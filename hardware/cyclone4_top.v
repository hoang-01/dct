==> flow/design.v <==
module cyclone4_top (
    input  wire        clk_50mhz,         
    input  wire        rst_n,              
    input  wire [3:0]  sw,                 
    input  wire [3:0]  key,                
    output wire [6:0]  hex0,               
    output wire [6:0]  hex1,
    output wire [6:0]  hex2,
    output wire [6:0]  hex3,               
    output wire [7:0]  led                 
);
    wire        clk;
    wire        reset;
    wire        compute_trigger;
    reg  [15:0] display_value;
    reg  [7:0]  status_leds;
    assign clk = clk_50mhz;
    assign reset = ~rst_n;   
    reg [1:0] key0_sync;
    always @(posedge clk or posedge reset) begin
        if (reset)
            key0_sync <= 2'b11;
        else
            key0_sync <= {key0_sync[0], key[0]};
    end
    assign compute_trigger = (key0_sync == 2'b10);   
    reg signed [7:0] test_pattern [0:63];
    integer i;
    always @(*) begin
        case (sw[1:0])
            2'b00: begin   
                for (i = 0; i < 64; i = i + 1)
                    test_pattern[i] = 8'd128;
            end
            2'b01: begin   
                for (i = 0; i < 64; i = i + 1)
                    test_pattern[i] = ((i[3] ^ i[0]) ? 8'd255 : 8'd0);
            end
            2'b10: begin   
                for (i = 0; i < 64; i = i + 1)
                    test_pattern[i] = {i[2:0], 5'b00000};
            end
            2'b11: begin   
                for (i = 0; i < 64; i = i + 1)
                    test_pattern[i] = (i == 0) ? 8'd255 : 8'd0;
            end
        endcase
    end
    localparam IDLE = 0, LOAD = 1, COMPUTE = 2, DISPLAY = 3;
    reg [2:0] state;
    reg [5:0] pixel_index;
    reg [5:0] coef_index;
    reg [15:0] dct_coefficients [0:63];
    reg                  dct_in_valid;
    reg  signed [7:0]    dct_in_sample;
    reg  [2:0]           dct_in_index;
    reg                  dct_in_last;
    wire                 dct_out_valid;
    wire signed [15:0]   dct_out_coef;
    wire [2:0]           dct_out_index;
    wire                 dct_out_last;
    dct1d_simple dct_row (
        .clk(clk),
        .rst_n(~reset),
        .in_valid(dct_in_valid),
        .in_sample(dct_in_sample),
        .in_index(dct_in_index),
        .in_last(dct_in_last),
        .out_valid(dct_out_valid),
        .out_coef(dct_out_coef),
        .out_index(dct_out_index),
        .out_last(dct_out_last)
    );
    always @(posedge clk or posedge reset) begin
        if (reset) begin
            state <= IDLE;
            pixel_index <= 0;
            coef_index <= 0;
            dct_in_valid <= 0;
            display_value <= 0;
            status_leds <= 8'h01;
        end else begin
            case (state)
                IDLE: begin
                    status_leds <= 8'h01;
                    if (compute_trigger) begin
                        state <= LOAD;
                        pixel_index <= 0;
                        coef_index <= 0;
                    end
                    display_value <= dct_coefficients[sw[3:2] * 2];
                end
                LOAD: begin
                    status_leds <= 8'h02;
                    dct_in_valid <= 1;
                    dct_in_sample <= test_pattern[pixel_index];
                    dct_in_index <= pixel_index[2:0];
                    dct_in_last <= (pixel_index == 7);
                    if (pixel_index == 7) begin
                        state <= COMPUTE;
                        pixel_index <= 0;
                    end else begin
                        pixel_index <= pixel_index + 1;
                    end
                end
                COMPUTE: begin
                    status_leds <= 8'h04;
                    dct_in_valid <= 0;
                    if (dct_out_valid) begin
                        dct_coefficients[coef_index] <= dct_out_coef;
                        coef_index <= coef_index + 1;
                        if (dct_out_last) begin
                            state <= DISPLAY;
                        end
                    end
                end
                DISPLAY: begin
                    status_leds <= 8'h08;
                    display_value <= dct_coefficients[sw[3:2] * 2];
                    if (key[1] == 0) begin   
                        state <= IDLE;
                    end
                end
            endcase
        end
    end
    wire [3:0] digit0, digit1, digit2, digit3;
    assign digit0 = display_value[3:0];
    assign digit1 = display_value[7:4];
    assign digit2 = display_value[11:8];
    assign digit3 = display_value[15:12];
    hex_to_7seg hex_dec0 (.hex(digit0), .seg(hex0));
    hex_to_7seg hex_dec1 (.hex(digit1), .seg(hex1));
    hex_to_7seg hex_dec2 (.hex(digit2), .seg(hex2));
    hex_to_7seg hex_dec3 (.hex(digit3), .seg(hex3));
    assign led = status_leds;
endmodule
module dct1d_simple (
    input  wire                  clk,
    input  wire                  rst_n,
    input  wire                  in_valid,
    input  wire signed [7:0]     in_sample,
    input  wire [2:0]            in_index,
    input  wire                  in_last,
    output reg                   out_valid,
    output reg  signed [15:0]    out_coef,
    output reg  [2:0]            out_index,
    output reg                   out_last
);
    reg signed [7:0] samples [0:7];
    reg buffer_ready;
    always @(posedge clk or negedge rst_n) begin
        if (!rst_n) begin
            buffer_ready <= 0;
        end else begin
            if (in_valid) begin
                samples[in_index] <= in_sample - 8'sd128;   
                if (in_last) begin
                    buffer_ready <= 1;
                end
            end else begin
                buffer_ready <= 0;
            end
        end
    end
    reg [2:0] k;   
    reg computing;
    reg signed [31:0] accumulator;
    reg [2:0] n;   
    wire signed [15:0] cos_table [0:63];
    assign cos_table[0] = 16'sd256;   assign cos_table[1] = 16'sd256;
    assign cos_table[2] = 16'sd256;   assign cos_table[3] = 16'sd256;
    assign cos_table[4] = 16'sd256;   assign cos_table[5] = 16'sd256;
    assign cos_table[6] = 16'sd256;   assign cos_table[7] = 16'sd256;
    assign cos_table[8]  = 16'sd251;  assign cos_table[9]  = 16'sd212;
    assign cos_table[10] = 16'sd142;  assign cos_table[11] = 16'sd49;
    assign cos_table[12] = -16'sd49;  assign cos_table[13] = -16'sd142;
    assign cos_table[14] = -16'sd212; assign cos_table[15] = -16'sd251;
    assign cos_table[16] = 16'sd236;  assign cos_table[17] = 16'sd98;
    assign cos_table[18] = -16'sd98;  assign cos_table[19] = -16'sd236;
    assign cos_table[20] = -16'sd236; assign cos_table[21] = -16'sd98;
    assign cos_table[22] = 16'sd98;   assign cos_table[23] = 16'sd236;
    assign cos_table[24] = 16'sd212;  assign cos_table[25] = -16'sd49;
    assign cos_table[26] = -16'sd251; assign cos_table[27] = -16'sd142;
    assign cos_table[28] = 16'sd142;  assign cos_table[29] = 16'sd251;
    assign cos_table[30] = 16'sd49;   assign cos_table[31] = -16'sd212;
    assign cos_table[32] = 16'sd181;  assign cos_table[33] = -16'sd181;
    assign cos_table[34] = -16'sd181; assign cos_table[35] = 16'sd181;
    assign cos_table[36] = 16'sd181;  assign cos_table[37] = -16'sd181;
    assign cos_table[38] = -16'sd181; assign cos_table[39] = 16'sd181;
    assign cos_table[40] = 16'sd142;  assign cos_table[41] = -16'sd251;
    assign cos_table[42] = 16'sd49;   assign cos_table[43] = 16'sd212;
    assign cos_table[44] = -16'sd212; assign cos_table[45] = -16'sd49;
    assign cos_table[46] = 16'sd251;  assign cos_table[47] = -16'sd142;
    assign cos_table[48] = 16'sd98;   assign cos_table[49] = -16'sd236;
    assign cos_table[50] = 16'sd236;  assign cos_table[51] = -16'sd98;
    assign cos_table[52] = -16'sd98;  assign cos_table[53] = 16'sd236;
    assign cos_table[54] = -16'sd236; assign cos_table[55] = 16'sd98;
    assign cos_table[56] = 16'sd49;   assign cos_table[57] = -16'sd142;
    assign cos_table[58] = 16'sd212;  assign cos_table[59] = -16'sd251;
    assign cos_table[60] = 16'sd251;  assign cos_table[61] = -16'sd212;
    assign cos_table[62] = 16'sd142;  assign cos_table[63] = -16'sd49;
    localparam WAIT = 0, COMPUTE_INIT = 1, COMPUTE_ACC = 2, OUTPUT = 3;
    reg [1:0] comp_state;
    always @(posedge clk or negedge rst_n) begin
        if (!rst_n) begin
            comp_state <= WAIT;
            out_valid <= 0;
            k <= 0;
            n <= 0;
        end else begin
            case (comp_state)
                WAIT: begin
                    out_valid <= 0;
                    if (buffer_ready) begin
                        comp_state <= COMPUTE_INIT;
                        k <= 0;
                    end
                end
                COMPUTE_INIT: begin
                    n <= 0;
                    accumulator <= 0;
                    comp_state <= COMPUTE_ACC;
                end
                COMPUTE_ACC: begin
                    accumulator <= accumulator + (samples[n] * cos_table[k*8 + n]);
                    if (n == 7) begin
                        comp_state <= OUTPUT;
                    end else begin
                        n <= n + 1;
                    end
                end
                OUTPUT: begin
                    out_valid <= 1;
                    out_coef <= accumulator[23:8];   
                    out_index <= k;
                    out_last <= (k == 7);
                    if (k == 7) begin
                        comp_state <= WAIT;
                        k <= 0;
                    end else begin
                        k <= k + 1;
                        comp_state <= COMPUTE_INIT;
                    end
                end
            endcase
        end
    end
endmodule
module hex_to_7seg (
    input  wire [3:0] hex,
    output reg  [6:0] seg
);
    always @(*) begin
        case (hex)
            4'h0: seg = 7'b1000000;   
            4'h1: seg = 7'b1111001;   
            4'h2: seg = 7'b0100100;   
            4'h3: seg = 7'b0110000;   
            4'h4: seg = 7'b0011001;   
            4'h5: seg = 7'b0010010;   
            4'h6: seg = 7'b0000010;   
            4'h7: seg = 7'b1111000;   
            4'h8: seg = 7'b0000000;   
            4'h9: seg = 7'b0010000;   
            4'hA: seg = 7'b0001000;   
            4'hB: seg = 7'b0000011;   
            4'hC: seg = 7'b1000110;   
            4'hD: seg = 7'b0100001;   
            4'hE: seg = 7'b0000110;   
            4'hF: seg = 7'b0001110;   
        endcase
    end
endmodule
# Reports on cyclone4_top
# Tool output for the design above, in the order of the flow.
# Line numbers count from 1 in the design file above.
# Operators: Yosys type, input widths -> output width; for muxes data width and select width s.
# Cell names lack the library's common part.
# Not given: -
dict set report design {
  design {cyclone4_top}
  clock {clk_50mhz}
  cell_library {sky130hd}
  lib_corner {tt_025C_1v80}
}

# After elaboration
# Source: Yosys, flattened and elaborated. Widths are those after wreduce. Registers that Yosys merges into a memory's read port (data or address) are not register bits. Print and check cells do not count.
# Yosys's memory passes give these memory sizes; they may raise the number of words (mostly to a power of two), join words into wider ones and drop unused or constant bits.
dict set report word_totals {
  reg_bits 241
  romBits 448
  in_bits 10
  mem_count 4
  elab_cells 333
  out_inout_bits 36
}
dict set report op_classes {
  n_eq 166
  reduce_logical 75
  muxes 50
  addsub 7
  multipliers 1
}
# memory words word_bits read_ports write_ports line
set mem_list {}
lappend mem_list {{(name not given)} 16 7 1 0 255} ;# case (hex)
lappend mem_list {{(name not given)} 16 7 1 0 255}
lappend mem_list {{(name not given)} 16 7 1 0 255}
lappend mem_list {{(name not given)} 16 7 1 0 255}
# cell n
set ops {}
lappend ops {{$eq 6x6->1 const B} 64}
lappend ops {{$pmux 16 s15} 1}
lappend ops {{$pmux 8 s4} 7}
lappend ops {{$pmux 8 s3} 9}
lappend ops {{$eq 6x5->1 const B} 32}
lappend ops {{$mul 8x16->24} 1}
lappend ops {{$pmux 8 s17} 1}
lappend ops {{$reduce_or 4->1} 29}
lappend ops {{$eq 6x4->1 const B} 16}
lappend ops {{$pmux 32 s2} 1}
lappend ops {{$pmux 16 s4} 1}
lappend ops {{$pmux 8 s8} 1}
lappend ops {{$eq 6x3->1 const B} 10}
lappend ops {{$add 32x32->32} 1}
lappend ops {{$pmux 8 s2} 2}
lappend ops {{$mux 16} 2}
lappend ops {{$reduce_and 3->1} 10}
lappend ops {{$eq 6x2->1 const B} 5}
lappend ops {{$eq 3x3->1 const B} 9}
lappend ops {{$logic_not 6->1} 4}
lappend ops {{$pmux 6 s2} 2}
lappend ops {{$mux 3} 8}
lappend ops {{$eq 3x2->1 const B} 6}
lappend ops {{$mux 6} 3}
lappend ops {{$reduce_and 4->1} 4}
lappend ops {{$eq 2x2->1 const B} 7}
lappend ops {{$reduce_and 2->1} 6}
lappend ops {{$reduce_bool 2->1} 6}
# Other operator kinds: 23; their cells: 51.

# Depth
# Yosys ltp: most cells in a row. Word level: on the elaborated netlist, between registers, memories and ports. Mapped: between sequential cells and ports; inverters and the memories' decode and read muxes count.
dict set report logic_depth {
  ltp_word 8
  abc_area 0
  ltp_mapped 32
  depth_no_buf 30
}

# After synthesis
# Yosys stat after the flow's synthesis: flattened, memories mapped to cells. It holds for the ABC_AREA given above (unset counts as 0); a run with the other value may have another netlist.
# The area totals of this step are shown rounded.
dict set report synth_totals {
  mapped_area_um2 13830
  flip_flops 203
  stdcells 1251
  buf_cells 46
  sequential_area_um2 5737
}
# cell n area_total_um2
set by_type {}
lappend by_type {edfxtp_1 141 4.23E+03}
lappend by_type {ha_1 107 1.34E+03}
lappend by_type {fa_1 62 1241.19}
lappend by_type {dfrtp_1 46 1.15E+03}
lappend by_type {inv_1 136 510.49}
lappend by_type {mux4_2 21 472.954}
lappend by_type {nor2_1 92 345.331}
lappend by_type {o21ai_0 61 305.293}
lappend by_type {mux2i_1 29 290.278}
lappend by_type {nand2_1 77 289.027}
lappend by_type {a21oi_1 55 275.264}
lappend by_type {mux2_2 24 270.259}
lappend by_type {dfxtp_1 11 220.211}
lappend by_type {a22o_1 18 157.651}
lappend by_type {nand2b_1 25 156.4}
lappend by_type {xnor2_1 17 148.893}
lappend by_type {xor2_1 17 148.893}
lappend by_type {dfstp_2 5 131.376}
# Not listed: further types 64, cells in them 307.
# By module: a second synthesis without flattening, with its own total; a netlist apart from the flattened one above.
dict set report hier_totals {
  hier_cells 1247
  hier_area_um2 15420
}
# Rows give one instance, submodules left out.
# module cells n_inst mod_seq_area_um2 mod_area_um2
set modules {}
lappend modules {dct1d_simple 820 1 3545 9637}
lappend modules {cyclone4_top 299 1 3143 4681}
lappend modules {hex_to_7seg 32 4 0.0 275.3}

# Timing after synthesis
# OpenSTA on the mapped netlist: ideal clock, no wires. The path of least setup slack (recovery checks aside). Input and output delay are each 20% of the period. Register names are those of the netlist, which keeps one name where synthesis merged equal registers.
dict set report synth_timing {
  path_kind {register to register}
  from {reg dct_row.n[0]}
  to {reg dct_row.accumulator[23]}
  path_delay_ps 7636
  n_path_buf 3
  driving_pins 32
  t_first_pin_ps 0
  t_arrival_ps 7488
  setup_ps 148
  path_slack_ps 774
  tclk_ps 8410
  synth_period_reached_ps 7636
}
# "path_delay_ps" is the arrival time less input delay plus setup time.
# "driving_pins" counts driving pins, that of a launching flip-flop among them; a cell with two outputs on the path counts twice.
# "synth_period_reached_ps" is the clock period less the worst setup slack; recovery checks do not enter. This is arithmetic on one report: input and output delays are still those of the set period (20% each).
# The rows between start and end are the longest chain of elaborated cells between them; the timing report does not say that the signal goes this way. Where chains are equally long, one stands for them.
# A line is the first line of the expression or statement that the cell stems from. Yosys adds cells for indexed reads and writes and turns some case tables into memories.
# A register here has more assigning lines than the two given.
dict set report synth_between {
  cell_sequence {dfrtp_1 inv_1 ha_1 buf_6 clkbuf_1 a222oi_1 a21o_1 a31oi_1 clkbuf_1 nor2b_2 inv_1 fa_1 inv_1 fa_1 fa_1 inv_1 fa_1 inv_1 ha_1 and3_1 o21a_1 a221o_1 nand4_1 a311oi_1 xor2_1 ha_1 a21oi_1 o21ai_0 or2_2 or4_1 a21o_1 mux2i_1}
  elab_chain_len 8
  cone_cells 95
  classes_between {2 x add/sub; 1 x mul; 70 x eq/ne; 5 x mux; 17 x reduce/logical}
}
# element line
set synth_rtl {}
lappend synth_rtl {{from (decl)} 169} ;# reg [2:0] n;
lappend synth_rtl {{from (assign)} 210} ;# n <= 0;
lappend synth_rtl {{from (assign)} 230} ;# n <= n + 1;
lappend synth_rtl {{$add 6x3->6} 226} ;# accumulator <= accumulator + (samples[n] * cos_table[k*8 + n]);
lappend synth_rtl {{$eq 6x4->1} 226}
lappend synth_rtl {{$reduce_or 4->1} -}
lappend synth_rtl {{$pmux 16 s15} 226}
lappend synth_rtl {{$mux 16} 212} ;# case (comp_state)
lappend synth_rtl {{$mul 8x16->24} 226}
lappend synth_rtl {{$add 32x32->32} 226}
lappend synth_rtl {{$pmux 32 s2} 212}
lappend synth_rtl {{to (assign)} 222} ;# accumulator <= 0;
lappend synth_rtl {{to (assign)} 226}
lappend synth_rtl {{to (decl)} 168} ;# reg signed [31:0] accumulator;

# Path in the finished layout
# Path of least setup slack in the final report of run 1 (OpenROAD, finished layout, wires in). Where an end is a register, its clock arrival counts in the times.
# The path's times are printed in steps of 10 ps; the period is the one set.
dict set report layout_timing {
  path_kind {register to register}
  from {reg dct_row.n[1]}
  to {reg dct_row.accumulator[23]}
  t_arrival_ps 9420
  n_path_buf 0
  path_slack_ps 4660
  setup_ps 150
  t_first_pin_ps 520
  driving_pins 30
  tclk_ps 13700
}
# The rows between start and end are the longest chain of elaborated cells between them; the timing report does not say that the signal goes this way. Where chains are equally long, one stands for them.
# A register here has more assigning lines than the two given.
dict set report layout_between {
  cell_sequence {dfrtp_1 inv_1 ha_1 mux4_2 nand2_1 nor2_1 nor4b_4 nor2b_2 inv_1 fa_1 inv_1 fa_1 fa_1 inv_1 fa_1 inv_1 ha_1 and3_1 o21a_1 a221o_1 nand4_1 a311oi_1 xor2_1 ha_1 a21oi_1 o21ai_0 or2_2 or4_1 a21o_1 mux2i_1}
  elab_chain_len 8
  cone_cells 95
  classes_between {2 x add/sub; 1 x mul; 70 x eq/ne; 5 x mux; 17 x reduce/logical}
}
# element line
set layout_rtl {}
lappend layout_rtl {{from (decl)} 169} ;# reg [2:0] n;
lappend layout_rtl {{from (assign)} 210} ;# n <= 0;
lappend layout_rtl {{from (assign)} 230} ;# n <= n + 1;
lappend layout_rtl {{$add 6x3->6} 226} ;# accumulator <= accumulator + (samples[n] * cos_table[k*8 + n]);
lappend layout_rtl {{$eq 6x4->1} 226}
lappend layout_rtl {{$reduce_or 4->1} -}
lappend layout_rtl {{$pmux 16 s15} 226}
lappend layout_rtl {{$mux 16} 212} ;# case (comp_state)
lappend layout_rtl {{$mul 8x16->24} 226}
lappend layout_rtl {{$add 32x32->32} 226}
lappend layout_rtl {{$pmux 32 s2} 212}
lappend layout_rtl {{to (assign)} 222} ;# accumulator <= 0;
lappend layout_rtl {{to (assign)} 226}
lappend layout_rtl {{to (decl)} 168} ;# reg signed [31:0] accumulator;

# Flow measurements of cyclone4_top on sky130hd: 2 stored runs with different settings, listed in no order. Input and output delays are each 20% of the period that was set; the output load is 0.01 pF.
# "achievedPeriod_ps" = clock period - worst setup slack. The figure is calculated, with input and output delays left at 20% of the set period.
# "worst_path_time_ps": the worst setup path's part of the clock period (all of it between registers, 20% less for each end at a port) less its slack. A launch clock that arrives late makes it longer, a capture clock that arrives late makes it shorter.
# "worst_path_time_ps" is known to 10 ps.
# Measured values are rounded.
run="run 1" settings period_ns=13.7 CORE_UTILIZATION=36 SETUP_SLACK_MARGIN=2.27 PLACE_DENSITY=0.45 CORE_MARGIN=3 CELL_PAD_IN_SITES_GLOBAL_PLACEMENT=3 SLEW_MARGIN=30 CAP_MARGIN=20
run="run 1" results yosys.chip_area_um2=13830 total_die_area_um2=40810 final_cell_area_um2=15510 layout_utilization_pct=41.1 fin_ws_ps=4659 hold_worst_slack_ps=364 achievedPeriod_ps=9041 worst_path_time_ps=9040 worst_path_kind="register to register"
run="run 2" settings period_ns=7.73 SETUP_SLACK_MARGIN=0.21 CAP_MARGIN=20 CORE_MARGIN=2 CORE_UTILIZATION=40 SLEW_MARGIN=20
run="run 2" results yosys.chip_area_um2=13830 total_die_area_um2=36080 final_cell_area_um2=17460 layout_utilization_pct=50.9 fin_ws_ps=201 hold_worst_slack_ps=363 achievedPeriod_ps=7529 worst_path_time_ps=7530 worst_path_kind="register to register"
