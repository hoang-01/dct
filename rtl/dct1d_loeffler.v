==> flow/design.v <==
module dct1d_loeffler #(
    parameter INPUT_WIDTH = 8,
    parameter OUTPUT_WIDTH = 16,
    parameter COEF_WIDTH = 16   
)(
    input  wire                           clk,
    input  wire                           rst_n,
    input  wire                           in_valid,
    input  wire signed [INPUT_WIDTH-1:0]  in_sample,
    input  wire [2:0]                     in_index,    
    input  wire                           in_last,     
    output reg                            out_valid,
    output reg  signed [OUTPUT_WIDTH-1:0] out_coef,
    output reg  [2:0]                     out_index,
    output reg                            out_last
);
    localparam signed [COEF_WIDTH-1:0] C1 = 16'sd16069;  
    localparam signed [COEF_WIDTH-1:0] C2 = 16'sd15137;  
    localparam signed [COEF_WIDTH-1:0] C3 = 16'sd13623;  
    localparam signed [COEF_WIDTH-1:0] C4 = 16'sd11585;  
    localparam signed [COEF_WIDTH-1:0] C5 = 16'sd9102;   
    localparam signed [COEF_WIDTH-1:0] C6 = 16'sd6270;   
    localparam signed [COEF_WIDTH-1:0] C7 = 16'sd3196;   
    localparam signed [COEF_WIDTH-1:0] S2 = 16'sd11585;  
    reg signed [INPUT_WIDTH-1:0] x [0:7];
    reg [2:0] sample_count;
    reg block_ready;
    always @(posedge clk or negedge rst_n) begin
        if (!rst_n) begin
            sample_count <= 0;
            block_ready <= 0;
        end else begin
            if (in_valid) begin
                x[in_index] <= in_sample;
                if (in_last) begin
                    sample_count <= 0;
                    block_ready <= 1;
                end else begin
                    sample_count <= sample_count + 1;
                end
            end else begin
                block_ready <= 0;
            end
        end
    end
    reg signed [INPUT_WIDTH:0] s1_a0, s1_a1, s1_a2, s1_a3;
    reg signed [INPUT_WIDTH:0] s1_b0, s1_b1, s1_b2, s1_b3;
    reg s1_valid;
    always @(posedge clk or negedge rst_n) begin
        if (!rst_n) begin
            s1_valid <= 0;
        end else begin
            s1_valid <= block_ready;
            if (block_ready) begin
                s1_a0 <= x[0] + x[7];
                s1_a1 <= x[1] + x[6];
                s1_a2 <= x[2] + x[5];
                s1_a3 <= x[3] + x[4];
                s1_b0 <= x[0] - x[7];
                s1_b1 <= x[1] - x[6];
                s1_b2 <= x[2] - x[5];
                s1_b3 <= x[3] - x[4];
            end
        end
    end
    reg signed [INPUT_WIDTH+1:0] s2_c0, s2_c1, s2_c2, s2_c3;
    reg signed [INPUT_WIDTH+1:0] s2_d0, s2_d1, s2_d2, s2_d3;
    reg s2_valid;
    always @(posedge clk or negedge rst_n) begin
        if (!rst_n) begin
            s2_valid <= 0;
        end else begin
            s2_valid <= s1_valid;
            if (s1_valid) begin
                s2_c0 <= s1_a0 + s1_a3;
                s2_c1 <= s1_a1 + s1_a2;
                s2_c2 <= s1_a1 - s1_a2;
                s2_c3 <= s1_a0 - s1_a3;
                s2_d0 <= s1_b0;
                s2_d1 <= s1_b1;
                s2_d2 <= s1_b2;
                s2_d3 <= s1_b3;
            end
        end
    end
    reg signed [OUTPUT_WIDTH-1:0] s3_X0, s3_X2, s3_X4, s3_X6;
    reg signed [COEF_WIDTH+INPUT_WIDTH+1:0] s3_t0, s3_t1, s3_t2, s3_t3;
    reg s3_valid;
    always @(posedge clk or negedge rst_n) begin
        if (!rst_n) begin
            s3_valid <= 0;
        end else begin
            s3_valid <= s2_valid;
            if (s2_valid) begin
                s3_X0 <= (s2_c0 + s2_c1) >>> 0;
                s3_X4 <= (s2_c0 - s2_c1) >>> 0;
                s3_t0 <= (s2_c2 * C6);
                s3_t1 <= (s2_c3 * C2);
                s3_t2 <= (s2_c2 * C2);
                s3_t3 <= (s2_c3 * C6);
            end
        end
    end
    reg signed [OUTPUT_WIDTH-1:0] s4_X0, s4_X2, s4_X4, s4_X6;
    reg signed [COEF_WIDTH+INPUT_WIDTH+1:0] s4_odd [0:7];
    reg s4_valid;
    always @(posedge clk or negedge rst_n) begin
        if (!rst_n) begin
            s4_valid <= 0;
        end else begin
            s4_valid <= s3_valid;
            if (s3_valid) begin
                s4_X0 <= s3_X0;
                s4_X4 <= s3_X4;
                s4_X2 <= (s3_t0 + s3_t1) >>> 14;
                s4_X6 <= (s3_t2 - s3_t3) >>> 14;
                s4_odd[0] <= (s2_d0 * C7);
                s4_odd[1] <= (s2_d1 * C5);
                s4_odd[2] <= (s2_d2 * C3);
                s4_odd[3] <= (s2_d3 * C1);
                s4_odd[4] <= (s2_d0 * C1);
                s4_odd[5] <= (s2_d1 * C3);
                s4_odd[6] <= (s2_d2 * C5);
                s4_odd[7] <= (s2_d3 * C7);
            end
        end
    end
    reg signed [OUTPUT_WIDTH-1:0] s5_X0, s5_X2, s5_X4, s5_X6;
    reg signed [COEF_WIDTH+INPUT_WIDTH+2:0] s5_p0, s5_p1, s5_p2, s5_p3;
    reg s5_valid;
    always @(posedge clk or negedge rst_n) begin
        if (!rst_n) begin
            s5_valid <= 0;
        end else begin
            s5_valid <= s4_valid;
            if (s4_valid) begin
                s5_X0 <= s4_X0;
                s5_X2 <= s4_X2;
                s5_X4 <= s4_X4;
                s5_X6 <= s4_X6;
                s5_p0 <= (s4_odd[0] + s4_odd[3]) >>> 14;
                s5_p1 <= (s4_odd[1] + s4_odd[2]) >>> 14;
                s5_p2 <= (s4_odd[1] - s4_odd[2]) >>> 14;
                s5_p3 <= (s4_odd[0] - s4_odd[3]) >>> 14;
            end
        end
    end
    reg signed [OUTPUT_WIDTH-1:0] s6_X [0:7];
    reg s6_valid;
    always @(posedge clk or negedge rst_n) begin
        if (!rst_n) begin
            s6_valid <= 0;
        end else begin
            s6_valid <= s5_valid;
            if (s5_valid) begin
                s6_X[0] <= s5_X0;
                s6_X[4] <= s5_X4;
                s6_X[2] <= s5_X2;
                s6_X[6] <= s5_X6;
                s6_X[1] <= (s5_p0 + s5_p1);
                s6_X[7] <= (s5_p0 - s5_p1);
                s6_X[5] <= (((s5_p2 + s5_p3) * S2) >>> 14);
                s6_X[3] <= (((s5_p3 - s5_p2) * S2) >>> 14);
            end
        end
    end
    reg [2:0] out_cnt;
    reg outputting;
    always @(posedge clk or negedge rst_n) begin
        if (!rst_n) begin
            out_valid <= 0;
            out_cnt <= 0;
            outputting <= 0;
        end else begin
            if (s6_valid && !outputting) begin
                outputting <= 1;
                out_cnt <= 0;
                out_valid <= 1;
                out_coef <= s6_X[0];
                out_index <= 0;
                out_last <= 0;
            end else if (outputting) begin
                if (out_cnt < 7) begin
                    out_cnt <= out_cnt + 1;
                    out_coef <= s6_X[out_cnt + 1];
                    out_index <= out_cnt + 1;
                    out_last <= (out_cnt == 6);
                    out_valid <= 1;
                end else begin
                    outputting <= 0;
                    out_valid <= 0;
                end
            end else begin
                out_valid <= 0;
            end
        end
    end
endmodule
# From RTL to reports: dct1d_loeffler
# What the tools print for dct1d_loeffler, step after step.
# Line numbers count from 1 in the design file above.
# Operators: Yosys type, input widths -> output width; for muxes data width and select width s.
# Cell names lack the library's common part.
# The mark -- stands for no value.
dict set report design {
  top_module {dct1d_loeffler}
  clk_port {clk}
  lib {sky130hd}
  corner {tt_025C_1v80}
}

# Elaborated design
# Yosys after proc, flatten, opt, wreduce and memory -nomap, before mapping. Print and check cells are not counted. Equal cells are merged and count once.
dict set report word_totals {
  inputBits 15
  word_cells 154
  output_inout_bits 21
  ff_bits 756
}
dict set report classes {
  n_mul 10
  cmp 1
  n_eq 16
  add_sub_neg 25
  n_reduce_logical 22
  muxes 14
}
# op count
set op_table {}
lappend op_table {{$mul 14x15->27 const B} 2}
lappend op_table {{$mul 10x15->25 const B} 2}
lappend op_table {{$mul 10x13->23 const B} 2}
lappend op_table {{$mul 9x15->24 const B} 2}
lappend op_table {{$mul 9x14->23 const B} 1}
lappend op_table {{$mul 9x11->20 const B} 1}
lappend op_table {{$pmux 16 s8} 1}
lappend op_table {{$add 26x26->27} 2}
lappend op_table {{$sub 26x26->27} 2}
lappend op_table {{$mux 16} 3}
lappend op_table {{$add 8x8->9} 4}
lappend op_table {{$sub 8x8->9} 4}
lappend op_table {{$add 13x13->14} 2}
lappend op_table {{$sub 13x13->14} 2}
lappend op_table {{$eq 3x3->1 const B} 9}
lappend op_table {{$reduce_and 3->1} 9}
lappend op_table {{$add 26x26->26} 1}
lappend op_table {{$sub 26x26->26} 1}
lappend op_table {{$add 9x9->10} 2}
lappend op_table {{$sub 9x9->10} 2}
lappend op_table {{$reduce_and 2->1} 7}
lappend op_table {{$eq 3x2->1 const B} 4}
lappend op_table {{$add 10x10->11} 1}
lappend op_table {{$sub 10x10->11} 1}
lappend op_table {{$mux 3} 3}
lappend op_table {{$mux 1} 7}
lappend op_table {{$eq 3x1->1 const B} 2}
lappend op_table {{$logic_not 3->1} 2}
# Not listed: further kinds 6, cells in them 7.

# Longest topological paths
# Depth = most cells in a row (Yosys ltp): at word level without a register or memory, in the mapped netlist without a sequential cell, where the memories' decode and read muxes count.
dict set report depth {
  depth_word 6
  abc_area 0
  mapped_depth 31
}

# Synthesis result
# The flow's flattened synthesis, as Yosys stat reports it; memories are mapped. The netlist is that of the ABC_AREA named above (0 if unset); the other value can give another one.
# The area totals of this step are shown rounded.
dict set report synth_totals {
  sequential_area_um2 20390
  synth_area_um2 54740
  cell_count 4768
  ff_cells 681
}
# type count area_total_um2
set types {}
lappend types {edfxtp_1 670 2.01E+04}
lappend types {ha_1 1051 1.32E+04}
lappend types {fa_1 334 6.69E+03}
lappend types {inv_1 862 3.24E+03}
lappend types {xnor2_1 204 1.79E+03}
lappend types {a21oi_1 234 1.17E+03}
lappend types {nor2_1 262 983.443}
lappend types {xor2_1 100 875.84}
lappend types {nand2_1 182 683.155}
lappend types {o21ai_0 113 565.542}
lappend types {a21o_1 62 465.446}
lappend types {o21bai_1 56 420.403}
lappend types {nor3_1 65 325.312}
lappend types {o21a_1 40 300.288}
lappend types {dfrtp_1 11 275.264}
lappend types {nand2b_1 44 275.264}
lappend types {and3_1 38 237.728}
lappend types {nor2b_1 37 231.472}
# Other cell types: 69; their cells: 403.

# Path before layout
# Source: OpenSTA report_checks on the synthesized netlist (no wires, ideal clock, input and output delay 20% of the period each), path of least setup slack; recovery checks are left aside. Register names are those of the netlist, which keeps one name where synthesis merged equal registers.
dict set report synth_timing {
  kind {reg-to-reg}
  startpoint {register s5_p3[0]}
  endpoint {register s6_X[3][12]}
  setup_slack_ps 1932
  t_first_pin_ps 0
  tclk_ps 8830
  n_path_buf 0
  arrival_ps 6638
  stages 31
  setup_ps 260
  required_time_ps 8570
  path_delay_ps 6898
  synth_period_reached_ps 6898
}
# "path_delay_ps" is the arrival time less input delay plus setup time.
# "stages": output pins that drive a net of the path, with the launching flip-flop's if there is one; two outputs of one cell count as two.
# "synth_period_reached_ps" is the clock period less the worst setup slack; recovery checks do not enter. This is arithmetic on one report: input and output delays are still those of the set period (20% each).
# The rows between start and end are the longest chain of elaborated cells between them; the timing report does not say that the signal goes this way. Where chains are equally long, one stands for them.
# A line is the first line of the expression or statement that the cell stems from. Yosys adds cells for indexed reads and writes and turns some case tables into memories.
dict set report synth_via {
  cell_sequence {edfxtp_1 > inv_1 > ha_1 > inv_1 > fa_1 > a21o_1 > a21oi_1 > o21a_1 > o21bai_1 > a21oi_1 > o21ai_1 > a21o_1 > a21oi_1 > xnor2_1 > ha_1 > inv_1 > fa_1 > fa_1 > inv_1 > fa_1 > fa_1 > ha_1 > ha_1 > a21o_1 > a21o_1 > a21o_1 > a21o_1 > nand2_1 > nand3_1 > a31oi_1 > xnor2_1}
  elab_chain_cells 2
  cells_between 2
}
# element line
set synth_lines {}
lappend synth_lines {{start: declaration} 129} ;# reg signed [COEF_WIDTH+INPUT_WIDTH+2:0] s5_p0, s5_p1, s5_p2, s5_p3;
lappend synth_lines {{start: assignment} 144} ;# s5_p3 <= (s4_odd[0] - s4_odd[3]) >>> 14;
lappend synth_lines {{$sub 13x13->14} 163} ;# s6_X[3] <= (((s5_p3 - s5_p2) * S2) >>> 14);
lappend synth_lines {{$mul 14x15->27} 163}
lappend synth_lines {{end: assignment} 163}
lappend synth_lines {{end: declaration} 148} ;# reg signed [OUTPUT_WIDTH-1:0] s6_X [0:7];

# Path in the finished layout
# Path of least setup slack in the final report of stored run 1 (OpenROAD, finished layout, wires in). Where an end is a register, its clock arrival counts in the times.
# The report prints the path's times to 10 ps; the period is as set.
dict set report layout_timing {
  kind {reg-to-reg}
  startpoint {register s5_p2[0]}
  endpoint {register s6_X[5][12]}
  setup_slack_ps 3870
  n_path_buf 0
  tclk_ps 11500
  stages 30
  t_first_pin_ps 640
  setup_ps 250
  required_time_ps 11910
  arrival_ps 8040
}
# The rows between start and end are the longest chain of elaborated cells between them; the timing report does not say that the signal goes this way. Where chains are equally long, one stands for them.
dict set report layout_via {
  cell_sequence {edfxtp_1 > ha_1 > inv_1 > fa_1 > nor3_1 > o311ai_2 > nand2_1 > a21oi_1 > o21bai_1 > a21oi_1 > o21bai_1 > a221oi_1 > xor2_1 > ha_1 > fa_1 > inv_1 > fa_1 > inv_1 > fa_1 > fa_1 > ha_1 > ha_1 > a21o_1 > a21o_1 > a21oi_1 > inv_1 > a32oi_1 > a21oi_1 > nor4_1 > nor3_1}
  elab_chain_cells 2
  cells_between 2
}
# element line
set layout_lines {}
lappend layout_lines {{start: declaration} 129} ;# reg signed [COEF_WIDTH+INPUT_WIDTH+2:0] s5_p0, s5_p1, s5_p2, s5_p3;
lappend layout_lines {{start: assignment} 143} ;# s5_p2 <= (s4_odd[1] - s4_odd[2]) >>> 14;
lappend layout_lines {{$add 13x13->14} 162} ;# s6_X[5] <= (((s5_p2 + s5_p3) * S2) >>> 14);
lappend layout_lines {{$mul 14x15->27} 162}
lappend layout_lines {{end: assignment} 162}
lappend layout_lines {{end: declaration} 148} ;# reg signed [OUTPUT_WIDTH-1:0] s6_X [0:7];

# Top module dct1d_loeffler; platform sky130hd; tools Yosys and OpenROAD; 2 stored runs in no particular order. Input and output delays are each 20% of the period that was set; the output load is 0.01 pF.
# "clock_period_reached_ps" = clock period - worst setup slack. The figure is calculated, with input and output delays left at 20% of the set period.
# By "critical_path_time_ps" is meant the share of the clock period that the worst setup path is allowed (20% is reserved at inputs, 20% at outputs), minus its slack. Clock arrival times at its registers enter into it.
# "critical_path_time_ps" is given in steps of 10 ps.
# Results are given in rounded form.
run="stored run 1" settings period_ns=11.5 CORE_UTILIZATION=39 SETUP_SLACK_MARGIN=-0.28 PLACE_DENSITY_LB_ADDON=0.21 CORE_ASPECT_RATIO=0.65 CELL_PAD_IN_SITES_GLOBAL_PLACEMENT=0 CTS_CLUSTER_SIZE=61 CAP_MARGIN=15 SLEW_MARGIN=5 CORE_MARGIN=2
run="stored run 1" results die_area_um2=143400 finalUtil_pct=43.2 critical_path_time_ps=7630 path_kind="reg-to-reg" stdcell_area_um2=59940 worst_setup_slack_ps=3871 hold_ws_ps=376 total_negative_slack_ps=0 clock_period_reached_ps=7629 yosys_chip_area_um2=54740
run="stored run 2" settings period_ns=8.43 CORE_UTILIZATION=42 CORE_ASPECT_RATIO=1.93 TNS_END_PERCENT=65 GPL_TIMING_DRIVEN=1 CTS_CLUSTER_DIAMETER=248 CAP_MARGIN=20 CORE_MARGIN=2 SLEW_MARGIN=20
run="stored run 2" results die_area_um2=133400 finalUtil_pct=45.8 critical_path_time_ps=7670 path_kind="reg-to-reg" stdcell_area_um2=59480 worst_setup_slack_ps=762 hold_ws_ps=394 total_negative_slack_ps=0 clock_period_reached_ps=7668 yosys_chip_area_um2=54740
